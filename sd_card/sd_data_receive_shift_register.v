==> flow/design.v <==
module sd_data_receive_shift_register(
        in_sd_clk,                   
        hrst_n,                     
        in_soft_reset,               
        in_current_state,            
        in_serial_data,              
        in_data_width,               
        in_has_receive_bit,          
        sd_fifo_wdata,               
        sd_fifo_we,                  
        out_receive_data_crc_error   
);
input               in_sd_clk;                   
input               hrst_n;                     
input               in_soft_reset;               
input   [3:0]       in_current_state;            
input   [3:0]       in_serial_data;              
input               in_data_width;               
input   [13:0]      in_has_receive_bit;          
output  [31:0]      sd_fifo_wdata;               
output              sd_fifo_we;                  
output              out_receive_data_crc_error;   
reg                 out_receive_data_crc_error;
reg                 sd_fifo_we;
reg     [15:0]      crc_reg0;
reg     [15:0]      crc_reg1;
reg     [15:0]      crc_reg2;
reg     [15:0]      crc_reg3;
reg     [15:0]      generate_crc_reg0;
reg     [15:0]      generate_crc_reg1;
reg     [15:0]      generate_crc_reg2;
reg     [15:0]      generate_crc_reg3;
reg     [31:0]      shift_reg;
reg                 out_write_receive_fifo;
assign sd_fifo_wdata = {shift_reg[7:0],shift_reg[15:8],shift_reg[23:16],shift_reg[31:24]};
always @(posedge in_sd_clk or negedge hrst_n) begin
    if (!hrst_n)
        sd_fifo_we <= 1'b0;
    else if (!in_soft_reset)
        sd_fifo_we <= 1'b0;
    else 
        sd_fifo_we <= out_write_receive_fifo;
end
always @(posedge in_sd_clk or negedge hrst_n) begin
    if(!hrst_n)
        shift_reg <= 32'b0;
    else if (!in_soft_reset)
        shift_reg <= 32'b0;
    else begin
        if (in_current_state == 4'b0011)
        begin
            if(!in_data_width)
                shift_reg <= {shift_reg[30:0],in_serial_data[0]};
            else
                shift_reg <= {shift_reg[27:0],in_serial_data};
        end
    end
end
always @(*) begin
    out_write_receive_fifo = 1'b0;
    if (!in_data_width) 
    begin
        if ((in_current_state == 4'b0011) && (in_has_receive_bit[4:0] == 5'b11111))
            out_write_receive_fifo = 1'b1;
    end
    else begin
        if((in_current_state == 4'b0011) && (in_has_receive_bit[2:0] == 3'b111))
            out_write_receive_fifo = 1'b1;
    end
end
always @(posedge in_sd_clk or negedge hrst_n)begin
    if (!hrst_n)
    begin
        crc_reg0 <= 16'b0;
        crc_reg1 <= 16'b0;
        crc_reg2 <= 16'b0;
        crc_reg3 <= 16'b0;
    end
    else if (in_soft_reset)
    begin
        crc_reg0 <= 16'b0;
        crc_reg1 <= 16'b0;
        crc_reg2 <= 16'b0;
        crc_reg3 <= 16'b0;
    end
    else if ((in_current_state == 4'b0101))
    begin
        crc_reg0 <= 16'b0;
        crc_reg1 <= 16'b0;
        crc_reg2 <= 16'b0;
        crc_reg3 <= 16'b0;
    end
    else if (in_current_state == 4'b0100)
    begin
        if(in_data_width == 1'b0)
            crc_reg0 <= {crc_reg0[14:0],in_serial_data[0]};
        else begin
            crc_reg0 <= {crc_reg0[14:0],in_serial_data[0]};
            crc_reg1 <= {crc_reg1[14:0],in_serial_data[1]};
            crc_reg2 <= {crc_reg2[14:0],in_serial_data[2]};
            crc_reg3 <= {crc_reg3[14:0],in_serial_data[3]};
        end
    end
end
 always @(posedge in_sd_clk or negedge hrst_n) begin
     if (!hrst_n)
     begin
         generate_crc_reg0 <= 16'b0;
         generate_crc_reg1 <= 16'b0;
         generate_crc_reg2 <= 16'b0;
         generate_crc_reg3 <= 16'b0;
    end
    else if (!in_soft_reset)
    begin
         generate_crc_reg0 <= 16'b0;
         generate_crc_reg1 <= 16'b0;
         generate_crc_reg2 <= 16'b0;
         generate_crc_reg3 <= 16'b0;
     end
     else if ((in_current_state == 4'b0101))
     begin
         generate_crc_reg0 <= 16'b0;
         generate_crc_reg1 <= 16'b0;
         generate_crc_reg2 <= 16'b0;
         generate_crc_reg3 <= 16'b0;
     end
     else if (in_current_state == 4'b0011)
     begin
         if (in_data_width == 1'b0)
         begin
             generate_crc_reg0[0] <= in_serial_data[0] ^ generate_crc_reg0[15];
             generate_crc_reg0[1] <= generate_crc_reg0[0];
             generate_crc_reg0[2] <= generate_crc_reg0[1];
             generate_crc_reg0[3] <= generate_crc_reg0[2];
             generate_crc_reg0[4] <= generate_crc_reg0[3];
             generate_crc_reg0[5] <= generate_crc_reg0[4] ^ in_serial_data[0] ^ generate_crc_reg0[15];
             generate_crc_reg0[6] <= generate_crc_reg0[5];
             generate_crc_reg0[7] <= generate_crc_reg0[6];
             generate_crc_reg0[8] <= generate_crc_reg0[7];
             generate_crc_reg0[9] <= generate_crc_reg0[8];
             generate_crc_reg0[10] <= generate_crc_reg0[9];
             generate_crc_reg0[11] <= generate_crc_reg0[10];
             generate_crc_reg0[12] <= generate_crc_reg0[11] ^ in_serial_data[0] ^ generate_crc_reg0[15];
             generate_crc_reg0[13] <= generate_crc_reg0[12];
             generate_crc_reg0[14] <= generate_crc_reg0[13];
             generate_crc_reg0[15] <= generate_crc_reg0[14];
         end
         else begin
             generate_crc_reg0[0] <= in_serial_data[0] ^ generate_crc_reg0[15];
             generate_crc_reg0[1] <= generate_crc_reg0[0];
             generate_crc_reg0[2] <= generate_crc_reg0[1];
             generate_crc_reg0[3] <= generate_crc_reg0[2];
             generate_crc_reg0[4] <= generate_crc_reg0[3];
             generate_crc_reg0[5] <= generate_crc_reg0[4] ^ in_serial_data[0] ^ generate_crc_reg0[15];
             generate_crc_reg0[6] <= generate_crc_reg0[5];
             generate_crc_reg0[7] <= generate_crc_reg0[6];
             generate_crc_reg0[8] <= generate_crc_reg0[7];
             generate_crc_reg0[9] <= generate_crc_reg0[8];
             generate_crc_reg0[10] <= generate_crc_reg0[9];
             generate_crc_reg0[11] <= generate_crc_reg0[10];
             generate_crc_reg0[12] <= generate_crc_reg0[11] ^ in_serial_data[0] ^ generate_crc_reg0[15];
             generate_crc_reg0[13] <= generate_crc_reg0[12];
             generate_crc_reg0[14] <= generate_crc_reg0[13];
             generate_crc_reg0[15] <= generate_crc_reg0[14];
             generate_crc_reg1[0] <= in_serial_data[1] ^ generate_crc_reg1[15];
             generate_crc_reg1[1] <= generate_crc_reg1[0];
             generate_crc_reg1[2] <= generate_crc_reg1[1];
             generate_crc_reg1[3] <= generate_crc_reg1[2];
             generate_crc_reg1[4] <= generate_crc_reg1[3];
             generate_crc_reg1[5] <= generate_crc_reg1[4] ^ in_serial_data[1] ^ generate_crc_reg1[15];
             generate_crc_reg1[6] <= generate_crc_reg1[5];
             generate_crc_reg1[7] <= generate_crc_reg1[6];
             generate_crc_reg1[8] <= generate_crc_reg1[7];
             generate_crc_reg1[9] <= generate_crc_reg1[8];
             generate_crc_reg1[10] <= generate_crc_reg1[9];
             generate_crc_reg1[11] <= generate_crc_reg1[10];
             generate_crc_reg1[12] <= generate_crc_reg1[11] ^ in_serial_data[1] ^ generate_crc_reg1[15];
             generate_crc_reg1[13] <= generate_crc_reg1[12];
             generate_crc_reg1[14] <= generate_crc_reg1[13];
             generate_crc_reg1[15] <= generate_crc_reg1[14];
             generate_crc_reg2[0] <= in_serial_data[2] ^ generate_crc_reg2[15];
             generate_crc_reg2[1] <= generate_crc_reg2[0];
             generate_crc_reg2[2] <= generate_crc_reg2[1];
             generate_crc_reg2[3] <= generate_crc_reg2[2];
             generate_crc_reg2[4] <= generate_crc_reg2[3];
             generate_crc_reg2[5] <= generate_crc_reg2[4] ^ in_serial_data[2] ^ generate_crc_reg2[15];
             generate_crc_reg2[6] <= generate_crc_reg2[5];
             generate_crc_reg2[7] <= generate_crc_reg2[6];
             generate_crc_reg2[8] <= generate_crc_reg2[7];
             generate_crc_reg2[9] <= generate_crc_reg2[8];
             generate_crc_reg2[10] <= generate_crc_reg2[9];
             generate_crc_reg2[11] <= generate_crc_reg2[10];
             generate_crc_reg2[12] <= generate_crc_reg2[11] ^ in_serial_data[2] ^ generate_crc_reg2[15];
             generate_crc_reg2[13] <= generate_crc_reg2[12];
             generate_crc_reg2[14] <= generate_crc_reg2[13];
             generate_crc_reg2[15] <= generate_crc_reg2[14];
             generate_crc_reg3[0] <= in_serial_data[3] ^ generate_crc_reg3[15];
             generate_crc_reg3[1] <= generate_crc_reg3[0];
             generate_crc_reg3[2] <= generate_crc_reg3[1];
             generate_crc_reg3[3] <= generate_crc_reg3[2];
             generate_crc_reg3[4] <= generate_crc_reg3[3];
             generate_crc_reg3[5] <= generate_crc_reg3[4] ^ in_serial_data[3] ^ generate_crc_reg3[15];
             generate_crc_reg3[6] <= generate_crc_reg3[5];
             generate_crc_reg3[7] <= generate_crc_reg3[6];
             generate_crc_reg3[8] <= generate_crc_reg3[7];
             generate_crc_reg3[9] <= generate_crc_reg3[8];
             generate_crc_reg3[10] <= generate_crc_reg3[9];
             generate_crc_reg3[11] <= generate_crc_reg3[10];
             generate_crc_reg3[12] <= generate_crc_reg3[11] ^ in_serial_data[3] ^ generate_crc_reg3[15];
             generate_crc_reg3[13] <= generate_crc_reg3[12];
             generate_crc_reg3[14] <= generate_crc_reg3[13];
             generate_crc_reg3[15] <= generate_crc_reg3[14];
         end
     end
end
always @(*) begin
     out_receive_data_crc_error = 1'b0;
     if(!in_data_width)begin
         if ((in_current_state == 4'b0101) && !(crc_reg0 == generate_crc_reg0))
             out_receive_data_crc_error = 1'b1;
     end
     else begin
         if((in_current_state == 4'b0101) && (((crc_reg0 != generate_crc_reg0))||((crc_reg1 != generate_crc_reg1)) ||((crc_reg2 != generate_crc_reg2))) ||((crc_reg3 != generate_crc_reg3)) )
             out_receive_data_crc_error = 1'b1;
     end
end
endmodule
---- Step by step through the tools: sd_data_receive_shift_register ----
Tool output for the design above, in the order of the flow.
Lines are those of the file above, counted from 1.
Operators carry their Yosys type and port widths (W data, S select, Z words).
The mark -- stands for no value.
inputs
  top ..................................... sd_data_receive_shift_register
  clock input ............................. in_sd_clk
  cell library ............................ sky130hd
  library corner .......................... tt_025C_1v80

---- Word-level counts ----
Yosys after proc, flatten, opt, wreduce and memory -nomap, before mapping. Memory bits, and registers merged into a memory's read port (data or address), are not among the register bits. Print and check cells are not counted. Equal cells are merged and count once.
cells by class
  eq/ne operators ......................... 13
  reductions and logical operators ........ 12
  mux-type cells .......................... 265
  bitwise logic cells ..................... 20
operators by type and width
  cell                  count
  $mux W1               247
  $mux W16              15
  $mux W32              3
  $ne A16 B16 Y1        4
  $xor A1 B1 Y1         20
  $eq A16 B16 Y1        1
  $eq A4 B3 Y1 const B  2
  $ne A3 B1 Y1 const B  2
  $reduce_bool A3 Y1    2
  $eq A5 B5 Y1 const B  1
  $logic_and A1 B1 Y1   4
  $reduce_and A2 Y1     2
  $eq A4 B2 Y1 const B  1
  $logic_or A1 B1 Y1    3
  $eq A3 B3 Y1 const B  1
  $ne A2 B1 Y1 const B  1
  $logic_not A1 Y1      1
bit counts
  output and inout bits ................... 34
  register bits ........................... 161
  word-level cells ........................ 320
  bits of input ports ..................... 26

---- Depth ----
Yosys ltp: most cells in a row. Word level: on the elaborated netlist, between registers, memories and ports. Mapped: between sequential cells and ports; inverters and the memories' decode and read muxes count.
logic depth
  depth in word-level cells ............... 7
  ABC_AREA ................................ 0
  mapped depth ............................ 7
  gate-level depth less buffers ........... 5

---- Mapped cells and area ----
Source: synth_stat.txt of the flow (Yosys; design flattened, memories mapped). It holds for the ABC_AREA given above (unset counts as 0); a run with the other value may have another netlist.
The area totals of this step are shown rounded.
cell types
  cell                        count  area in all (um2)
  sky130_fd_sc_hd__dfrtp_1    161    4.03E+03
  sky130_fd_sc_hd__a22o_1     121    1.06E+03
  sky130_fd_sc_hd__xor2_1     48     420.403
  sky130_fd_sc_hd__mux2i_1    32     320.307
  sky130_fd_sc_hd__o211a_1    31     310.298
  sky130_fd_sc_hd__xnor2_1    28     245.235
  sky130_fd_sc_hd__nand2_1    44     165.158
  sky130_fd_sc_hd__buf_2      24     120.115
  sky130_fd_sc_hd__nor4_1     13     81.328
  sky130_fd_sc_hd__nand4_1    8      50.048
  sky130_fd_sc_hd__clkbuf_1   13     48.797
  sky130_fd_sc_hd__o2bb2ai_1  4      35.034
  sky130_fd_sc_hd__buf_6      2      22.522
  sky130_fd_sc_hd__nor2_2     3      18.768
  sky130_fd_sc_hd__nor3b_4    1      18.768
  sky130_fd_sc_hd__nor3_4     1      16.266
  sky130_fd_sc_hd__o21ai_0    3      15.014
  sky130_fd_sc_hd__and2_1     2      12.512
Not listed: further types 9, cells in them 11.
synthesis totals
  flip-flop cells ......................... 161
  sequential part of the area ............. 0.00403 mm2
  mapped cells ............................ 550
  synthesis area .......................... 0.00705 mm2
  buffers ................................. 39

---- Path before layout ----
Path of least setup slack by OpenSTA after synthesis, without wires, with an ideal clock, recovery checks aside; 20% of the period is set as input and as output delay. Where synthesis merged equal registers, the netlist keeps one of their names.
timing path after synthesis
  path kind ............................... flip-flop to output port
  from .................................... register generate_crc_reg2[15]
  to ...................................... output port out_receive_data_crc_error
  stages .................................. 6
  buffers on the path ..................... 0
  clock period ............................ 1.72 ns
  arrival time ............................ 1.213 ns
  required time ........................... 1.376 ns
  slack ................................... 0.163 ns
  path delay .............................. 1.213 ns
  launch time at the first pin ............ 0.000 ns
  output delay ............................ 0.344 ns
  synthesis period reached ................ 1.557 ns
"path delay" = arrival - input delay + setup time.
A path that ends at an output port has no setup time.
"stages" counts driving pins, that of a launching flip-flop among them; a cell with two outputs on the path counts twice.
"synthesis period reached" is the clock period less the worst setup slack; recovery checks do not enter. This is arithmetic on one report: input and output delays are still those of the set period (20% each).
The rows between start and end are the longest chain of elaborated cells between them; the timing report does not say that the signal goes this way. Where chains are equally long, one stands for them.
Each line given opens the expression or statement behind the cell; cells for indexed reads and writes are added by Yosys, which also makes memories of some case tables.
At most two assigning lines are given for a register; there are more.
between the ends, after synthesis
  cells stage by stage .................... sky130_fd_sc_hd__dfrtp_1 sky130_fd_sc_hd__xor2_1 sky130_fd_sc_hd__nor4_1 sky130_fd_sc_hd__nand4_1 sky130_fd_sc_hd__o2111ai_1 sky130_fd_sc_hd__nand2_1
  cells in the longest elaborated chain ... 6
  elaborated cells on any way between the ends .. 6
  RTL lines with such cells ............... 2
  classes of those cells .................. eq/ne (1); mux (2); reduce/logical (3)
RTL lines, path after synthesis
  element              line  source
  start: declaration   31    reg     [15:0]      generate_crc_reg2;
  start: assignment    110   generate_crc_reg2 <= 16'b0;
  start: assignment    196   generate_crc_reg2[15] <= generate_crc_reg2[14];
  $ne A16 B16 Y1       223   if((in_current_state == 4'b0101) && (((crc_reg0 != generate_crc_reg0))||((crc_reg1 != generate_crc_reg1)) ||(( ...
  $logic_or A1 B1 Y1   223
  $logic_and A1 B1 Y1  223
  $logic_or A1 B1 Y1   223
  $mux W1              223
  $mux W1              218   if(!in_data_width)begin
  end: declaration     22    output              out_receive_data_crc_error;

---- Timing after layout ----
Path of least setup slack in the final report of run 1 (OpenROAD, finished layout, wires in). Where an end is a register, its clock arrival counts in the times.
timing path after layout
  path kind ............................... input port to output port
  from .................................... input port in_current_state[2]
  to ...................................... output port out_receive_data_crc_error
  output delay ............................ 0.65 ns
  arrival time ............................ 2.22 ns
  buffers on the path ..................... 2
  slack ................................... 0.39 ns
  required time ........................... 2.62 ns
  input delay ............................. 0.65 ns
  stages .................................. 6
  launch time at the first pin ............ 0.65 ns
  clock period ............................ 3.27 ns
The rows between start and end are the longest chain of elaborated cells between them; the timing report does not say that the signal goes this way. Where chains are equally long, one stands for them.
between the ends, after layout
  cells stage by stage .................... sky130_fd_sc_hd__clkdlybuf4s50_1 sky130_fd_sc_hd__nor3b_4 sky130_fd_sc_hd__nand2_1 sky130_fd_sc_hd__a2bb2oi_1 sky130_fd_sc_hd__nand2_1 sky130_fd_sc_hd__dlygate4sd2_1
  cells in the longest elaborated chain ... 5
  elaborated cells on any way between the ends .. 7
  classes of those cells .................. eq/ne (1); mux (3); reduce/logical (3)
RTL lines, path after layout
  element              line  source
  start: declaration   16    input   [3:0]       in_current_state;
  $eq A4 B3 Y1         223   if((in_current_state == 4'b0101) && (((crc_reg0 != generate_crc_reg0))||((crc_reg1 != generate_crc_reg1)) ||(( ...
  $logic_and A1 B1 Y1  223
  $logic_or A1 B1 Y1   223
  $mux W1              223
  $mux W1              218   if(!in_data_width)begin
  end: declaration     22    output              out_receive_data_crc_error;

==> runs of sd_data_receive_shift_register <==
Measured results for sd_data_receive_shift_register: 2 stored runs of the Yosys and OpenROAD flow on sky130hd. The settings differ; the order carries no meaning. The constraints put input and output delay at 20% of the set period each and load the outputs with 0.01 pF.
"achieved clock period" is the run's clock period less its worst setup slack. It is reckoned from that one timing run; input and output delays stay at 20% of the period that was set.
"critical setup path time" means the part of the period allowed to the worst setup path (the constraints hold back 20% at inputs and 20% at outputs) less its slack; where the path has registers, the arrival times of their clocks count too.
"total power of the final layout" is the tool's figure for a default switching activity; nothing was simulated.
Results are given in rounded form.

---- run 1 ----
settings
  period_ns = 3.27
  CORE_UTILIZATION = 27
  SETUP_SLACK_MARGIN = 0.25
  PLACE_DENSITY_LB_ADDON = 0.29
  CORE_MARGIN = 6
  GPL_TIMING_DRIVEN = 0
  CTS_CLUSTER_SIZE = 20
  CTS_CLUSTER_DIAMETER = 346
  SLEW_MARGIN = 20
  CAP_MARGIN = 20
results
  standard-cell area after layout ......... 0.00864 mm2
  total power of the final layout ......... 4270 µW
  Yosys chip area after synthesis ......... 0.00705 mm2
  setup slack of the critical path ........ 0.395 ns
  final design utilization ................ 34.0 %
  critical setup path time ................ 1.57 ns
  critical path type ...................... input port to output port
  area of the die ......................... 0.0301 mm2
  achieved clock period ................... 2.875 ns
  post-route setup TNS .................... 0.000 ns

---- run 2 ----
settings
  period_ns = 1.84
  CORE_UTILIZATION = 71
  CAP_MARGIN = 20
  CORE_MARGIN = 2
  SLEW_MARGIN = 20
results
  not finished: clock tree synthesis ended with error DPL-0033
